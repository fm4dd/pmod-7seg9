==> flow/design.v <==
module pmod_7seg9_1(
  input clk,
  input rst,
  output tm_clk,
  output tm_din
);
reg [7:0] instruction_step;
reg tm_latch;
reg [7:0] tm_byte;
reg tm_end;
reg tm_busy;
tm1640 disp ( clk, rst, tm_latch, tm_byte, tm_end,
              tm_busy, tm_clk, tm_din );
always @(posedge clk) begin
  if (rst) begin    
    instruction_step <= 0;
    tm_latch <= 0;
    tm_byte <= 0;
    tm_end <= 0;
  end
  else begin        
    if (tm_busy == 0 && instruction_step < 13) begin
      case (instruction_step)
        1: begin
          tm_byte <= 8'b01000010;
          tm_end <= 1;
          tm_latch <= 1;
        end
        2: begin
          tm_byte <= 8'b11000000;
          tm_end <= 0;
          tm_latch <= 1;
        end
        3: begin
          tm_byte <= 8'b00000110;
          tm_end <= 0;
          tm_latch <= 1;
        end
        4: begin
          tm_byte <= 8'b01011011;
          tm_end <= 0;
          tm_latch <= 1;
        end
        5: begin
          tm_byte <= 8'b01001111;
          tm_end <= 0;
          tm_latch <= 1;
        end
        6: begin
          tm_byte <= 8'b01100110;
          tm_end <= 0;
          tm_latch <= 1;
        end
        7: begin
          tm_byte <= 8'b01101101;
          tm_end <= 0;
          tm_latch <= 1;
        end
        8: begin
          tm_byte <= 8'b01111100;
          tm_end <= 0;
          tm_latch <= 1;
        end
        9: begin
          tm_byte <= 8'b00000111;
          tm_end <= 0;
          tm_latch <= 1;
        end
        10: begin
          tm_byte <= 8'b01111111;
          tm_end <= 0;
          tm_latch <= 1;
        end
        11: begin
          tm_byte <= 8'b01101111;
          tm_end <= 1;
          tm_latch <= 1;
        end
        12: begin
          tm_byte <= 8'b10001111;
          tm_end <= 1;
          tm_latch <= 1;
        end
      endcase
      instruction_step <= instruction_step + 1;
    end
    else if (tm_busy == 1) begin
      tm_latch <= 0;
    end
  end
end
endmodule
module tm1640(
    clk,
    rst,
    data_latch,
    data_in,
    data_stop_bit,
    busy,
    tm_clk,
    tm_din,
    );
    input clk;
    input rst;
    input data_latch;
    input [7:0] data_in;
    input data_stop_bit;
    output reg busy;
    output reg tm_clk;
    output reg tm_din;
    reg [7:0] write_byte;
    reg [2:0] write_bit_count;
    reg write_stop_bit;
    reg [3:0] cur_state;
    reg [3:0] next_state;
    reg [9:0] wait_count;
    localparam [9:0] wait_time = 256;  
    localparam [3:0]
        S_IDLE      = 4'h0,
        S_WAIT      = 4'h1,
        S_WAIT1     = 4'h2,
        S_START     = 4'h3,
        S_WRITE     = 4'h4,
        S_WRITE1    = 4'h5,
        S_WRITE2    = 4'h6,
        S_WRITE3    = 4'h7,
        S_STOP      = 4'h8,
        S_STOP1     = 4'h9;
    always @(posedge clk) begin
        if (rst) begin
            tm_clk <= 1;            
            tm_din <= 1;
            cur_state <= S_IDLE;    
            next_state <= S_IDLE;
            wait_count <= 0;
            write_bit_count <= 0;
            busy <= 0;              
        end
        else begin
            if (data_latch) begin   
                cur_state <= S_START;
                write_byte <= data_in;
                write_stop_bit <= data_stop_bit;
                busy <= 1;
            end
            else begin
                case (cur_state)
                    S_IDLE: begin
                        tm_clk <= 1;
                        tm_din <= 1;
                        busy <= 0;
                    end
                    S_WAIT: begin
                        wait_count <= 0;
                        cur_state <= S_WAIT1;
                    end
                    S_WAIT1: begin
                        wait_count <= wait_count + 1;
                        if (wait_count == wait_time)
                            cur_state <= next_state;
                    end
                    S_START: begin
                        busy <= 1;
                        tm_din <= 0;  
                        cur_state <= S_WAIT;
                        next_state <= S_WRITE;
                    end
                    S_WRITE: begin
                        write_bit_count <= 0;
                        tm_clk <= 0;           
                        cur_state <= S_WAIT;
                        next_state <= S_WRITE1;
                    end
                    S_WRITE1:begin
                        busy <= 1;
                        tm_din <= write_byte[write_bit_count];  
                        cur_state <= S_WAIT;
                        next_state <= S_WRITE2;
                    end
                    S_WRITE2: begin
                        tm_clk <= 1;          
                        cur_state <= S_WAIT;
                        next_state <= S_WRITE3;
                    end
                    S_WRITE3: begin
                        tm_clk <= 0;   
                        if (write_bit_count != 7) begin
                            write_bit_count <= write_bit_count + 1;
                            cur_state <= S_WRITE1;
                        end
                        else begin
                            if(write_stop_bit) begin
                               tm_din <= 0;   
                               cur_state <= S_WAIT;
                               next_state <= S_STOP;
                            end
                            else begin
                               write_bit_count <= 0;
                               write_byte <= data_in;
                               write_stop_bit <= data_stop_bit;
                               busy <= 0;
                               cur_state <= S_WRITE1;
                            end
                        end
                    end
                    S_STOP: begin
                        tm_clk <= 1;          
                        cur_state <= S_WAIT;
                        next_state <= S_STOP1;
                    end
                    S_STOP1: begin
                        tm_din <= 1;          
                        cur_state <= S_WAIT;
                        next_state <= S_IDLE;
                    end
                    default: begin
                        cur_state <= S_IDLE;
                    end
                endcase
            end
        end
    end
endmodule
Tool chain data of pmod_7seg9_1
What the tools print for pmod_7seg9_1, step after step.
Lines are those of the file above, counted from 1.
Operators carry their Yosys type and port widths (W data, S select, Z words).
Cell names lack the library's common part.
{"block": "design", "top_module": "pmod_7seg9_1", "clk_port": "clk", "cell_library": "sky130hd", "lib_corner": "tt_025C_1v80"}

Word level
Counts by Yosys on the flattened word-level netlist (proc, flatten, opt, wreduce; memories kept). Register bits leave out memories and registers merged into their read ports (data or address). Print and check cells are left out.
{"block": "bits", "ramBits": 0, "clocked_rd_ports_x_width": 0, "mem_count": 0, "ff_bits": 51, "elab_cells": 124, "latch_bits": 0, "mem_bits_ro": 0}
{"block": "op_classes", "addsub": 3, "n_logic": 4, "n_reduce_logical": 34, "mux": 33, "div_mod_pow": 0, "n_eq": 34, "mul": 0, "n_cmp": 1, "shifts": 1}
{"block": "ops", "op": "$pmux W8 S12", "n": 1}
{"block": "ops", "op": "$eq A8 B4 Y1 const B", "n": 5}
{"block": "ops", "op": "$eq A8 B3 Y1 const B", "n": 4}
{"block": "ops", "op": "$mux W8", "n": 4}
{"block": "ops", "op": "$pmux W4 S7", "n": 1}
{"block": "ops", "op": "$pmux W10 S2", "n": 1}
{"block": "ops", "op": "$pmux W4 S5", "n": 1}
{"block": "ops", "op": "$eq A4 B3 Y1 const B", "n": 4}
{"block": "ops", "op": "$eq A8 B2 Y1 const B", "n": 2}
{"block": "ops", "op": "$mux W4", "n": 4}
{"block": "ops", "op": "$reduce_and A2 Y1", "n": 7}
{"block": "ops", "op": "$reduce_bool A12 Y1", "n": 1}
{"block": "ops", "op": "$reduce_or A12 Y1", "n": 1}
{"block": "ops", "op": "$reduce_bool A2 Y1", "n": 6}
{"block": "ops", "op": "$ne A3 B3 Y1 const B", "n": 4}
{"block": "ops", "op": "$reduce_and A4 Y1", "n": 3}
{"block": "ops", "op": "$mux W1", "n": 12}
{"block": "ops", "op": "$add A10 B1 Y10 const B", "n": 1}
{"block": "ops", "op": "$eq A10 B9 Y1 const B", "n": 1}
{"block": "ops", "op": "$ne A2 B2 Y1 const B", "n": 5}
{"block": "ops", "op": "$reduce_and A3 Y1", "n": 3}
{"block": "ops", "op": "$reduce_or A9 Y1", "n": 1}
{"block": "ops", "op": "$mux W3", "n": 3}
{"block": "ops", "op": "$reduce_or A2 Y1", "n": 4}
{"block": "ops", "op": "$eq A4 B2 Y1 const B", "n": 2}
{"block": "ops", "op": "$eq A4 B4 Y1 const B", "n": 2}
{"block": "ops", "op": "$reduce_bool A4 Y1", "n": 2}
{"block": "ops", "op": "$add A8 B1 Y8 const B", "n": 1}
Other operator kinds: 18; their cells: 24.

Longest topological paths
Longest topological path by Yosys (ltp), each cell counted once; first at word level (registers and memories cut), then after technology mapping (sequential cells cut; the memories' decode and read muxes count).
{"block": "depth", "word_depth": 4, "ABC_AREA": 0, "ltp_mapped": 8, "ltp_nobuf": 7}

Mapped cells and area
The flow's flattened synthesis, as Yosys stat reports it; memories are mapped. The netlist is that of the ABC_AREA named above (0 if unset); the other value can give another one.
The area totals of this step are shown rounded.
{"block": "by_type", "cell": "dfxtp_1", "n": 42}
{"block": "by_type", "cell": "edfxtp_1", "n": 9}
{"block": "by_type", "cell": "nor2_1", "n": 39}
{"block": "by_type", "cell": "a21oi_1", "n": 23}
{"block": "by_type", "cell": "ha_1", "n": 9}
{"block": "by_type", "cell": "nand2_1", "n": 23}
{"block": "by_type", "cell": "nand3_1", "n": 16}
{"block": "by_type", "cell": "clkbuf_1", "n": 18}
{"block": "by_type", "cell": "mux2i_1", "n": 5}
{"block": "by_type", "cell": "o21ai_0", "n": 10}
{"block": "by_type", "cell": "a211oi_1", "n": 6}
{"block": "by_type", "cell": "inv_1", "n": 12}
{"block": "by_type", "cell": "mux4_2", "n": 2}
{"block": "by_type", "cell": "nand2b_1", "n": 7}
{"block": "by_type", "cell": "nor3_1", "n": 8}
{"block": "by_type", "cell": "a31oi_1", "n": 6}
{"block": "by_type", "cell": "nor4_1", "n": 6}
{"block": "by_type", "cell": "a311oi_1", "n": 4}
Other cell types: 38; their cells: 64.
{"block": "synth_totals", "mapped_cells": 309, "yosys_area_um2": 2690, "buf_cells": 20, "seq_area_um2": 1110, "ff_cells": 51}
The figures by module come from a second, unflattened synthesis with its own total; it is not the netlist above.
{"block": "unflattened", "hier_cells": 312, "area_unflattened_um2": 2750}
Rows give one instance, submodules left out.
{"block": "modules", "mod": "tm1640", "n_inst": 1, "seq_area_um2": 751, "mod_area_um2": 1700, "cells": 189}
{"block": "modules", "mod": "pmod_7seg9_1", "n_inst": 1, "seq_area_um2": 360, "mod_area_um2": 1050, "cells": 123}

Timing after synthesis
Source: OpenSTA report_checks on the synthesized netlist (no wires, ideal clock, input and output delay 20% of the period each), path of least setup slack; recovery checks are left aside. Register names are those of the netlist, which keeps one name where synthesis merged equal registers.
{"block": "synth_path", "kind": "reg2reg", "startpoint": "reg instruction_step[5]", "endpoint": "reg tm_byte[3]", "tclk_ns": 2.85, "setup_ns": 0.070, "slack_ns": 0.415, "path_delay_ns": 2.435, "arrival_ns": 2.365, "path_stages": 7, "n_path_buf": 1, "t_first_pin_ns": 0.000, "t_required_ns": 2.780, "synth_period_reached_ns": 2.435}
"path_delay_ns" is the arrival time less input delay plus setup time.
"path_stages" counts driving pins, that of a launching flip-flop among them; a cell with two outputs on the path counts twice.
"synth_period_reached_ns" is the clock period less the worst setup slack; recovery checks do not enter. This is arithmetic on one report: input and output delays are still those of the set period (20% each).
Between the ends stands the longest chain of elaborated cells between them, by number of cells; it is not shown to be the way that was timed. Of several equally long chains one is given.
A line is the first line of the expression or statement that the cell stems from. Yosys adds cells for indexed reads and writes and turns some case tables into memories.
A register here has more assigning lines than the two given.
{"block": "synth_between", "cell_sequence": "dfxtp_1 > or4_4 > a311oi_4 > or3b_1 > buf_2 > or4_1 > a21oi_1", "elab_chain_cells": 3, "cone_cells": 17, "lines_between": 2, "cone_classes": "1 x compare; 12 x eq/ne; 1 x mux; 3 x reduce/logical"}
{"block": "synth_lines", "item": "from (decl)", "line": 7, "text": "reg [7:0] instruction_step;"}
{"block": "synth_lines", "item": "from (assign)", "line": 16, "text": "instruction_step <= 0;"}
{"block": "synth_lines", "item": "from (assign)", "line": 85, "text": "instruction_step <= instruction_step + 1;"}
{"block": "synth_lines", "item": "$lt A8 B4 Y1", "line": 22, "text": "if (tm_busy == 0 && instruction_step < 13) begin"}
{"block": "synth_lines", "item": "$logic_and A1 B1 Y1", "line": 22}
{"block": "synth_lines", "item": "$reduce_and A2 Y1"}
{"block": "synth_lines", "item": "to (assign)", "line": 18, "text": "tm_byte <= 0;"}
{"block": "synth_lines", "item": "to (assign)", "line": 25, "text": "tm_byte <= 8'b01000010;"}
{"block": "synth_lines", "item": "to (decl)", "line": 9, "text": "reg [7:0] tm_byte;"}

Worst path after layout
From the final timing report of run A: the path of least setup slack in the routed layout; clock arrival at registers is part of the times.
{"block": "layout_path", "kind": "reg2reg", "startpoint": "reg instruction_step[6]", "endpoint": "reg tm_byte[3]", "setup_ns": 0.06, "tclk_ns": 2.63, "arrival_ns": 2.58, "t_first_pin_ns": 0.30, "n_path_buf": 1, "path_stages": 7, "t_required_ns": 2.86, "slack_ns": 0.28}
Between the ends stands the longest chain of elaborated cells between them, by number of cells; it is not shown to be the way that was timed. Of several equally long chains one is given.
A register here has more assigning lines than the two given.
{"block": "layout_between", "cell_sequence": "dfxtp_1 > or4_4 > a311oi_4 > or3b_1 > buf_6 > or4_4 > a21oi_2", "elab_chain_cells": 3, "cone_cells": 17, "lines_between": 2, "cone_classes": "1 x compare; 12 x eq/ne; 1 x mux; 3 x reduce/logical"}
{"block": "layout_lines", "item": "from (decl)", "line": 7, "text": "reg [7:0] instruction_step;"}
{"block": "layout_lines", "item": "from (assign)", "line": 16, "text": "instruction_step <= 0;"}
{"block": "layout_lines", "item": "from (assign)", "line": 85, "text": "instruction_step <= instruction_step + 1;"}
{"block": "layout_lines", "item": "$lt A8 B4 Y1", "line": 22, "text": "if (tm_busy == 0 && instruction_step < 13) begin"}
{"block": "layout_lines", "item": "$logic_and A1 B1 Y1", "line": 22}
{"block": "layout_lines", "item": "$reduce_and A2 Y1"}
{"block": "layout_lines", "item": "to (assign)", "line": 18, "text": "tm_byte <= 0;"}
{"block": "layout_lines", "item": "to (assign)", "line": 25, "text": "tm_byte <= 8'b01000010;"}
{"block": "layout_lines", "item": "to (decl)", "line": 9, "text": "reg [7:0] tm_byte;"}

FLOW RESULTS
============

Stored flow runs of pmod_7seg9_1 (2 of them; Yosys, OpenROAD, sky130hd). They differ in their settings and are not a sequence. Constraints: input delay and output delay 20% of the set period each, output load 0.01 pF.
"achieved_period_ns" is the run's clock period less its worst setup slack. It is reckoned from that one timing run; input and output delays stay at 20% of the period that was set.
"worstPathTime_ns" = time allowed to the worst setup path (clock period - input delay - output delay, where it has them) - its slack; a late launch clock adds to it, a late capture clock takes from it.
"final_power_mw" is the tool's figure for a default switching activity; nothing was simulated.
The measured numbers are rounded.

Run A
==> flow/run.sh <==
#!/bin/bash
# the make line also repeats the synthesis and layout settings of config.mk as NAME=value (left out here)
make -C /OpenROAD-flow-scripts/flow DESIGN_CONFIG=/design/flow/config.mk WORK_HOME=/design/flow/orfs CLKGATE_MAP_FILE= finish
==> flow/config.mk <==
export PLATFORM = sky130hd
export DESIGN_NAME = pmod_7seg9_1
export DESIGN_NICKNAME = pmod_7seg9_1
export VERILOG_FILES = /design/flow/design.v
export SDC_FILE = /design/flow/constraint.sdc
export NUM_CORES = 4
export LEC_CHECK = 0
export CAP_MARGIN = 20
export CORE_ASPECT_RATIO = 1.15
export CORE_MARGIN = 2
export CORE_UTILIZATION = 31
export GPL_TIMING_DRIVEN = 0
export PLACE_DENSITY_LB_ADDON = 0.25
export SETUP_SLACK_MARGIN = 0.23
export SLEW_MARGIN = 20
==> flow/constraint.sdc <==
create_clock -name core_clock -period 2.63 [get_ports {clk}]
set_input_delay 0.5260 -clock core_clock [delete_from_list [all_inputs] [get_ports {clk}]]
set_output_delay 0.5260 -clock core_clock [all_outputs]
set_load 0.01 [all_outputs]

==> results of run A, as JSON <==
{
  "design.die.area_um2": 9430,
  "cell_area_final_um2": 3030,
  "timing.hold.ws_ns": 0.435,
  "final_util_pct": 35.8,
  "timing.setup.ws_ns": 0.281,
  "tns_ns": 0.000,
  "synth_area_um2": 2690,
  "final_power_mw": 2.51,
  "achieved_period_ns": 2.349,
  "worstPathTime_ns": 2.35,
  "path_kind": "reg2reg"
}

Run B
==> flow/run.sh <==
#!/bin/bash
# the make line also repeats the synthesis and layout settings of config.mk as NAME=value (left out here)
make -C /OpenROAD-flow-scripts/flow DESIGN_CONFIG=/design/flow/config.mk WORK_HOME=/design/flow/orfs CLKGATE_MAP_FILE= finish
==> flow/config.mk <==
export PLATFORM = sky130hd
export DESIGN_NAME = pmod_7seg9_1
export DESIGN_NICKNAME = pmod_7seg9_1
export VERILOG_FILES = /design/flow/design.v
export SDC_FILE = /design/flow/constraint.sdc
export NUM_CORES = 4
export LEC_CHECK = 0
export ABC_AREA = 1
export CAP_MARGIN = 40
export CELL_PAD_IN_SITES_GLOBAL_PLACEMENT = 1
export CORE_MARGIN = 2
export CORE_UTILIZATION = 40
export CTS_CLUSTER_DIAMETER = 323
export HOLD_SLACK_MARGIN = 0.24
export PLACE_DENSITY_LB_ADDON = 0.25
export SETUP_SLACK_MARGIN = 1.06
export SLEW_MARGIN = 20
==> flow/constraint.sdc <==
create_clock -name core_clock -period 3.82 [get_ports {clk}]
set_input_delay 0.7640 -clock core_clock [delete_from_list [all_inputs] [get_ports {clk}]]
set_output_delay 0.7640 -clock core_clock [all_outputs]
set_load 0.01 [all_outputs]

==> results of run B, as JSON <==
{
  "timing.setup.ws_ns": 1.81,
  "synth_area_um2": 2840,
  "final_util_pct": 44.5,
  "achieved_period_ns": 2.006,
  "design.die.area_um2": 7800,
  "timing.hold.ws_ns": 0.437,
  "cell_area_final_um2": 3040,
  "worstPathTime_ns": 1.24,
  "path_kind": "in2reg",
  "final_power_mw": 1.62,
  "tns_ns": 0.000
}
